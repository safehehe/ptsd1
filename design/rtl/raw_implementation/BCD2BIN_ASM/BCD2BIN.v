==> flow/design.v <==
module BCD2BIN (
    input clk,
    input rst,
    input [3:0] in_DEC,
    input [3:0] in_UND,
    input in_INIT,
    output [7:0] out_BIN,
    output out_DONE
);
  wire w_RST, w_SHIFT, w_LOAD, w_LESS, w_K;
  wire [3:0] w_UND;
  wire [3:0] w_mux_n, w_sum_und, w_mux_und;
  multiplexor2x1 #(
      .IN_WIDTH(4)
  ) u_mux_und (
      .IN1    (w_sum_und),
      .IN0    (in_UND),
      .SELECT (w_LOAD),
      .MUX_OUT(w_mux_und)
  );
  multiplexor2x1 #(
      .IN_WIDTH(4)
  ) u_mux_n (
      .IN1    (4'd3),
      .IN0    (4'd4),
      .SELECT (w_LOAD),
      .MUX_OUT(w_mux_n)
  );
  sumador #(
      .N_BITS(4),
      .CP2(1)
  ) u_sumador (
      .A      (w_UND),
      .B      (w_mux_n),
      .out_SUM(w_sum_und)
  );
  control_BCD2BIN u_control_BCD2BIN (
      .clk      (clk),
      .rst      (rst),
      .in_init  (in_INIT),
      .in_K     (w_K),
      .in_UND   (w_sum_und),
      .out_RST  (w_RST),
      .out_LOAD (w_LOAD),
      .out_SHIFT(w_SHIFT),
      .out_LESS (w_LESS),
      .out_DONE (out_DONE)
  );
  acumulador_restando #(
      .REG_WIDTH(3)
  ) u_acumulador_restando (
      .rst  (w_RST),
      .clk  (clk),
      .less (w_LESS),
      .out_K(w_K)
  );
  rsr_DEC_UND_BIN u_rsr_DEC_UND_BIN (
      .clk        (clk),
      .rst        (w_RST),
      .in_DEC     (in_DEC),
      .in_UND     (w_mux_und),
      .in_SHIFT   (w_SHIFT),
      .in_LOAD_UND(w_LOAD),
      .out_UND    (w_UND),
      .out_BIN    (out_BIN)
  );
endmodule
module control_BCD2BIN (
    input clk,
    input rst,
    input in_init,
    input in_K,
    input [3:0] in_UND,
    output reg out_RST,
    output reg out_LOAD,
    output reg out_SHIFT,
    output reg out_LESS,
    output reg out_DONE
);
  parameter START = 0;
  parameter SHIFT = 1;
  parameter CHECK = 2;
  parameter LOAD_UND = 3;
  parameter ITER = 4;
  parameter DONE = 5;
  reg [3:0] state;
  parameter ST_TIMER_DONE = 5'd24;
  reg [4:0] timer_done;
  always @(posedge clk) begin
    if (rst) begin
      state = START;
      timer_done = ST_TIMER_DONE;
    end else
      case (state)
        START: begin
          state = in_init ? SHIFT : START;
          timer_done = ST_TIMER_DONE;
        end
        SHIFT: state = CHECK;
        CHECK: state = in_UND[3] ? ITER : LOAD_UND;
        LOAD_UND: state = ITER;
        ITER: state = in_K ? DONE : SHIFT;
        DONE: begin
          if (timer_done == 0) begin
            state = START;
          end else begin
            timer_done = timer_done - 1;
            state = DONE;
          end
        end
        default: state = START;
      endcase
  end
  always @(*) begin
    case (state)
      START: begin
        out_RST   = 1;
        out_LOAD  = 0;
        out_SHIFT = 0;
        out_LESS  = 0;
        out_DONE  = 0;
      end
      SHIFT: begin
        out_RST   = 0;
        out_LOAD  = 0;
        out_SHIFT = 1;
        out_LESS  = 0;
        out_DONE  = 0;
      end
      CHECK: begin
        out_RST   = 0;
        out_LOAD  = 0;
        out_SHIFT = 0;
        out_LESS  = 0;
        out_DONE  = 0;
      end
      LOAD_UND: begin
        out_RST   = 0;
        out_LOAD  = 1;
        out_SHIFT = 0;
        out_LESS  = 0;
        out_DONE  = 0;
      end
      ITER: begin
        out_RST   = 0;
        out_LOAD  = 0;
        out_SHIFT = 0;
        out_LESS  = 1;
        out_DONE  = 0;
      end
      DONE: begin
        out_RST   = 0;
        out_LOAD  = 0;
        out_SHIFT = 0;
        out_LESS  = 0;
        out_DONE  = 1;
      end
      default: begin
        out_RST   = 1;
        out_LOAD  = 0;
        out_SHIFT = 0;
        out_LESS  = 0;
        out_DONE  = 0;
      end
    endcase
  end
endmodule
module rsr_DEC_UND_BIN (
    input clk,
    input rst,
    input [3:0] in_DEC,
    input [3:0] in_UND,
    input in_SHIFT,
    input in_LOAD_UND,
    output reg [3:0] out_UND,
    output reg [7:0] out_BIN
);
  reg [3:0] reg_DEC;
  always @(negedge clk) begin
    if (rst) begin
      reg_DEC = in_DEC;
      out_UND = in_UND;
      out_BIN = 8'b0;
    end else if (in_SHIFT) {reg_DEC, out_UND, out_BIN} = {reg_DEC, out_UND, out_BIN} >> 1;
    else if (in_LOAD_UND) out_UND = in_UND;
    else begin
      reg_DEC = reg_DEC;
      out_UND = out_UND;
      out_BIN = out_BIN;
    end
  end
endmodule
module acumulador_restando #(
    parameter REG_WIDTH = 2,
    parameter RST_VALUE = 0,
    parameter LESS_VALUE = 1
) (
    clk,
    rst,
    less,
    out_K
);
  input rst;
  input clk;
  input less;
  output out_K;
  reg [REG_WIDTH-1:0] N;
  always @(negedge clk) begin
    if (rst) N = RST_VALUE;
    if (less) N = N - LESS_VALUE; else N = N;
  end
  assign out_K = N == 0;
endmodule
module multiplexor2x1 #(
    parameter IN_WIDTH = 1
) (
    input [IN_WIDTH-1:0] IN1,
    input [IN_WIDTH-1:0] IN0,
    input SELECT,
    output [IN_WIDTH-1:0] MUX_OUT
);
    assign MUX_OUT = SELECT ? IN1 : IN0;
endmodule
module sumador #(
    parameter N_BITS = 4,
    parameter CP2 = 0
) (
    A,
    B,
    out_SUM
);
  input [N_BITS-1:0] A;
  input [N_BITS-1:0] B;
  output [N_BITS-1:0] out_SUM;
  assign out_SUM = CP2 ? A + (~B+1) : A + B;
endmodule
---- Reports on BCD2BIN ----
Tool output for the design above, in the order of the flow.
Lines are those of the file above, counted from 1.
The mark - stands for no value.
design
  top module .............................. BCD2BIN
  clock port .............................. clk
  library ................................. sky130hd
  library corner .......................... tt_025C_1v80

---- After elaboration ----
Source: Yosys, flattened and elaborated, memories not mapped. Widths are those after wreduce. Registers that Yosys merges into a memory's read port (data or address) are not register bits. Print and check cells do not count. Equal cells are merged and count once.
word-level totals
  RAM bits ................................ 0
  flip-flop bits (word level) ............. 28
  bits in read-only memories .............. 0
  bits in latches ......................... 0
  clocked read ports x word width ......... 0
  memories ................................ 0
operators by class
  eq/ne operators ......................... 6
  bitwise operators ....................... 1
  divide/modulo/power cells ............... 0
  add/subtract/negate cells ............... 4
  reduce/logical cells .................... 8
  muxes and demuxes ....................... 21
  shifts and indexed selects .............. 0
  multiply operators ...................... 0
  order comparisons ....................... 0
operators with widths
  operator                                      number
  case mux 4 bit (select 6 bit)                 1
  2-to-1 mux 4 bit                              6
  2-to-1 mux 3 bit                              6
  case mux 5 bit (select 2 bit)                 1
  equality test 4 x 2 -> 1 bit with constant B  2
  equality test 4 x 3 -> 1 bit with constant B  2
  2-to-1 mux 1 bit                              6
  subtractor 5 x 1 -> 5 bit with constant B     1
  logical NOT 5 bit                             1
  OR reduction 5 bit                            1
  2-to-1 mux 5 bit                              1
  nonzero test 2 bit                            2
  NOT 3 -> 4 bit                                1
  adder 4 x 1 -> 4 bit with constant B          1
  equality test 4 x 1 -> 1 bit with constant B  1
  adder 4 bit                                   1
  logical NOT 4 bit                             1
  subtractor 3 x 1 -> 3 bit with constant B     1
  logical NOT 3 bit                             1
  nonzero test 3 bit                            1
  inequality test 2 bit with constant B         1
  AND reduction 2 bit                           1

---- Depth ----
Depth = most cells in a row (Yosys ltp): at word level without a register or memory, in the mapped netlist without a sequential cell, where the memories' decode and read muxes count.
logic depth
  depth in word-level cells ............... 10
  ABC_AREA ................................ 0
  mapped depth ............................ 8
  gate-level depth less buffers ........... 7

---- Mapped cells and area ----
Source: synth_stat.txt of the flow (Yosys; design flattened, memories mapped). It holds for the ABC_AREA given above (unset counts as 0); a run with the other value may have another netlist.
cells by type
  cell type                  number
  sky130_fd_sc_hd__dfxtp_1   22
  sky130_fd_sc_hd__edfxtp_1  8
  sky130_fd_sc_hd__nand2_1   30
  sky130_fd_sc_hd__mux2i_1   7
  sky130_fd_sc_hd__ha_1      4
  sky130_fd_sc_hd__a21oi_1   9
  sky130_fd_sc_hd__nor2_1    11
  sky130_fd_sc_hd__nand2b_1  5
  sky130_fd_sc_hd__o21ai_0   6
  sky130_fd_sc_hd__xnor2_1   3
  sky130_fd_sc_hd__inv_1     6
  sky130_fd_sc_hd__fa_1      1
  sky130_fd_sc_hd__nand4b_1  2
  sky130_fd_sc_hd__or3b_2    2
  sky130_fd_sc_hd__clkbuf_1  4
  sky130_fd_sc_hd__nand3_1   3
  sky130_fd_sc_hd__nand2_2   2
  sky130_fd_sc_hd__nor2b_1   2
Not listed: further types 18, cells in them 19.
synthesis totals
  buffers ................................. 6
  chip area (Yosys) ....................... 1363.8 sq um
  cells in the netlist .................... 146
  flip-flop cells ......................... 30
By module: a second synthesis without flattening, with its own total; a netlist apart from the flattened one above.
second synthesis, totals
  cell total of the unflattened synthesis .. 134
  area total of the unflattened synthesis .. 1488.9 sq um
Rows give one instance, submodules left out.
by module
  module                              cells  area (sq um)  seq. area (sq um)  instances
  rsr_DEC_UND_BIN                     46     653.1         400.4              1
  control_BCD2BIN                     50     483.0         220.2              1
  acumulador_restando #(REG_WIDTH=3)  13     138.9         60.1               1
  sumador                             15     116.4         0.0                1
  multiplexor2x1 #(IN_WIDTH=4)        4      45.0          0.0                2
  BCD2BIN                             2      7.5           0.0                1

Subject: BCD2BIN on sky130hd, stored results

Hello all,

Module BCD2BIN, platform sky130hd: 2 stored runs of the flow (Yosys, OpenROAD) with differing settings, in no particular order. Input and output delays are each 20% of the period that was set; the output load is 0.01 pF.
"overall power": no workload was simulated; the value follows from the tool's default switching activity.

---- flow run 1 ----
settings
  period_ns = 4.17
  CORE_UTILIZATION = 27
  SETUP_SLACK_MARGIN = 0.03
  PLACE_DENSITY_LB_ADDON = 0.22
  GPL_TIMING_DRIVEN = 1
  GPL_ROUTABILITY_DRIVEN = 0
  CTS_CLUSTER_DIAMETER = 191
  CAP_MARGIN = 20
  MIN_ROUTING_LAYER = met2
  CORE_MARGIN = 2
  SLEW_MARGIN = 20
results
  utilization in the final report ......... 0.37
  overall power ........................... 731.1 µW
  total negative slack on setup checks .... 0 ps
  worst hold slack after layout ........... 471 ps
  die area ................................ 5635.5 sq um
  standard-cell area after layout ......... 1770.5 sq um
  chip area after synthesis (Yosys) ....... 1363.8 sq um
  worst setup slack after layout .......... 234 ps

---- flow run 2 ----
settings
  period_ns = 2.77
  CORE_UTILIZATION = 71
  PLACE_DENSITY_LB_ADDON = 0.13
  CORE_ASPECT_RATIO = 1.73
  CORE_MARGIN = 9
  CELL_PAD_IN_SITES_GLOBAL_PLACEMENT = 1
  ABC_AREA = 1
  GPL_TIMING_DRIVEN = 1
  CAP_MARGIN = 10
  MIN_ROUTING_LAYER = met2
  SLEW_MARGIN = 20
results
  no results, placement failed with FLW-0024

Thanks
